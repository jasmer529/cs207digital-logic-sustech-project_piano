==> flow/design.v <==
`timescale 1ns / 1ps
module clk_div(
input clk, rst_n,
output clk_free
    );
    reg [13:0] cnt_first;
    reg [13:0] cnt_second;
    always@(posedge clk,negedge rst_n) begin
    if(!rst_n)
        cnt_first <= 14'd0;
    else if(cnt_first == 14'd100)
        cnt_first <= 14'd0;
    else
        cnt_first <= cnt_first + 1'd1;
    end
    always@(posedge clk,negedge rst_n)
    if(!rst_n)
        cnt_second <= 14'd0;
    else if(cnt_second == 14'd100)
        cnt_second <= 14'd0;
    else if(cnt_first == 14'd100)
        cnt_second <= cnt_second + 1'b1;
    else
        cnt_second <= cnt_second;
assign clk_free = cnt_second == 14'd100;
endmodule
# == From RTL to reports: clk_div ==
# What the tools print for clk_div, step after step.
# Line numbers count from 1 in the design file above.
# Operators carry their Yosys type and port widths (W data, S select, Z words).
# The mark n/a stands for no value.
# setup
top,clk_div
clk_port,clk
cell_library,sky130hd
lib_corner,tt_025C_1v80

# == Word level ==
# Source: Yosys, flattened and elaborated, memories not mapped. Widths are those after wreduce. Registers that Yosys merges into a memory's read port (data or address) are not register bits. Print and check cells do not count. Equal cells are merged and count once.
# bits
input_bits,2
ff_bits,28
# classes
n_addsub,2
n_eq,2
mux,3
n_reduce_logical,1
# op_table
op,count
$mux W14,3
$add A14 B1 Y14 const B,2
$eq A14 B7 Y1 const B,2
$reduce_bool A2 Y1,1

# == Depth ==
# Yosys ltp: most cells in a row. Word level: on the elaborated netlist, between registers, memories and ports. Mapped: between sequential cells and ports; inverters and the memories' decode and read muxes count.
# depth
ltp_word,3
ABC_AREA,0
ltp_mapped,8
ltp_nobuf,6

# == Synthesis result ==
# Yosys stat after the flow's synthesis: flattened, memories mapped to cells. It holds for the ABC_AREA given above (unset counts as 0); a run with the other value may have another netlist.
# Totals and module areas in this step are rounded.
# mapped
flip_flops,28
buf_cells,5
cell_count,141
area_um2,1488
# by_type
type,count,area_total_um2
sky130_fd_sc_hd__dfrtp_1,28,700.672
sky130_fd_sc_hd__xnor2_1,15,131.376
sky130_fd_sc_hd__nand4_1,13,81.328
sky130_fd_sc_hd__ha_1,6,75.072
sky130_fd_sc_hd__nor2_1,10,37.536
sky130_fd_sc_hd__and4_1,4,35.034
sky130_fd_sc_hd__nand3_1,7,35.034
sky130_fd_sc_hd__mux2_1,3,33.782
sky130_fd_sc_hd__nand2_1,9,33.782
sky130_fd_sc_hd__mux2i_1,3,30.029
sky130_fd_sc_hd__xor2_1,3,26.275
sky130_fd_sc_hd__and3_1,4,25.024
sky130_fd_sc_hd__nor4_4,1,21.27
sky130_fd_sc_hd__nor3_1,4,20.019
sky130_fd_sc_hd__inv_1,5,18.768
sky130_fd_sc_hd__or4b_4,1,13.763
sky130_fd_sc_hd__and2_1,2,12.512
sky130_fd_sc_hd__and4bb_1,1,12.512
# Not listed: further types 14, cells in them 22.

# == Timing after synthesis ==
# OpenSTA on the mapped netlist: ideal clock, no wires. The path of least setup slack (recovery checks aside). Input and output delay are each 20% of the period. Register names are those of the netlist, which keeps one name where synthesis merged equal registers.
# synth_timing
kind,flip-flop to flip-flop
start,reg cnt_first[0]
end,reg cnt_second[13]
path_delay_ns,1.942
t_arrival_ns,1.815
t_required_ns,2.603
n_path_buf,0
t_first_pin_ns,0.000
setup_ns,0.127
stages,7
slack_ns,0.788
period_ns,2.73
synth_period_reached_ns,1.942
# "path_delay_ns" = arrival - input delay + setup time.
# "stages" counts driving pins, that of a launching flip-flop among them; a cell with two outputs on the path counts twice.
# "synth_period_reached_ns" is the clock period less the worst setup slack; recovery checks do not enter. This is arithmetic on one report: input and output delays are still those of the set period (20% each).
# Between the ends stands the longest chain of elaborated cells between them, by number of cells; it is not shown to be the way that was timed. Of several equally long chains one is given.
# A line is the first line of the expression or statement that the cell stems from. Yosys adds cells for indexed reads and writes and turns some case tables into memories.
# A register here has more assigning lines than the two given.
# synth_via
path_cell_list,sky130_fd_sc_hd__dfrtp_1 -> sky130_fd_sc_hd__inv_1 -> sky130_fd_sc_hd__ha_1 -> sky130_fd_sc_hd__or3b_2 -> sky130_fd_sc_hd__nor4_4 -> sky130_fd_sc_hd__nand2_1 -> sky130_fd_sc_hd__mux2_1
elab_chain_len,3
# synth_lines
element,line,text
start: declaration,6,reg [13:0] cnt_first;
start: assignment,10,cnt_first <= 14'd0;
start: assignment,14,cnt_first <= cnt_first + 1'd1;
$eq A14 B7 Y1,21,else if(cnt_first == 14'd100)
$mux W14,21,
$mux W14,19,else if(cnt_second == 14'd100)
end: assignment,22,cnt_second <= cnt_second + 1'b1;
end: assignment,24,cnt_second <= cnt_second;
end: declaration,7,reg [13:0] cnt_second;

# == Timing after layout ==
# Path of least setup slack in the final report of flow run 1 (OpenROAD, finished layout, wires in). Where an end is a register, its clock arrival counts in the times.
# layout_timing
kind,flip-flop to flip-flop
start,reg cnt_first[1]
end,reg cnt_second[3]
setup_ns,0.09
slack_ns,-0.74
t_required_ns,1.32
t_arrival_ns,2.05
stages,7
t_first_pin_ns,0.32
period_ns,1.09
n_path_buf,0
# Between the ends stands the longest chain of elaborated cells between them, by number of cells; it is not shown to be the way that was timed. Of several equally long chains one is given.
# A register here has more assigning lines than the two given.
# layout_via
path_cell_list,sky130_fd_sc_hd__dfrtp_1 -> sky130_fd_sc_hd__inv_2 -> sky130_fd_sc_hd__ha_2 -> sky130_fd_sc_hd__or3b_4 -> sky130_fd_sc_hd__nor4_4 -> sky130_fd_sc_hd__nand2_1 -> sky130_fd_sc_hd__mux2_1
elab_chain_len,3
# layout_lines
element,line,text
start: declaration,6,reg [13:0] cnt_first;
start: assignment,10,cnt_first <= 14'd0;
start: assignment,14,cnt_first <= cnt_first + 1'd1;
$eq A14 B7 Y1,21,else if(cnt_first == 14'd100)
$mux W14,21,
$mux W14,19,else if(cnt_second == 14'd100)
end: assignment,22,cnt_second <= cnt_second + 1'b1;
end: assignment,24,cnt_second <= cnt_second;
end: declaration,7,reg [13:0] cnt_second;

# clk_div through Yosys and OpenROAD on sky130hd: 2 stored runs, unordered, with their settings and measured results. The constraints put input and output delay at 20% of the set period each and load the outputs with 0.01 pF.
# "timing.achieved_period_ns": clock period set for the run, less the worst setup slack. It is reckoned from that one timing run; input and output delays stay at 20% of the period that was set.
# "worstPathTime_ns" = time allowed to the worst setup path (clock period - input delay - output delay, where it has them) - its slack; a late launch clock adds to it, a late capture clock takes from it.
# "design_power_mw" rests on the timing tool's default activity at the inputs, not on a simulated workload.
# Measured values are rounded.
# A setting shown as . is not set for that run.
run name,period_ns,CORE_UTILIZATION,SETUP_SLACK_MARGIN,PLACE_DENSITY_LB_ADDON,CORE_MARGIN,MAX_ROUTING_LAYER,CAP_MARGIN,SLEW_MARGIN,ABC_AREA,CTS_CLUSTER_DIAMETER,MIN_ROUTING_LAYER,stdcell_area_um2,worstPathTime_ns,critical_path_type,timing.setup.ws_ns,fin_util_pct,synthArea_um2,design_power_mw,total_die_area_um2,fin_tns_ns,timing.achieved_period_ns
flow run 1,1.09,50,0.06,0.12,4,met4,20,20,.,.,.,2136,1.83,flip-flop to flip-flop,-0.735,76.1,1488,1.575,3912,-11.49,1.825
flow run 2,1.65,48,.,0.13,2,.,20,20,1,204,met2,2163,1.30,flip-flop to output port,0.023,58.6,1866,1.178,4401,0.000,1.627
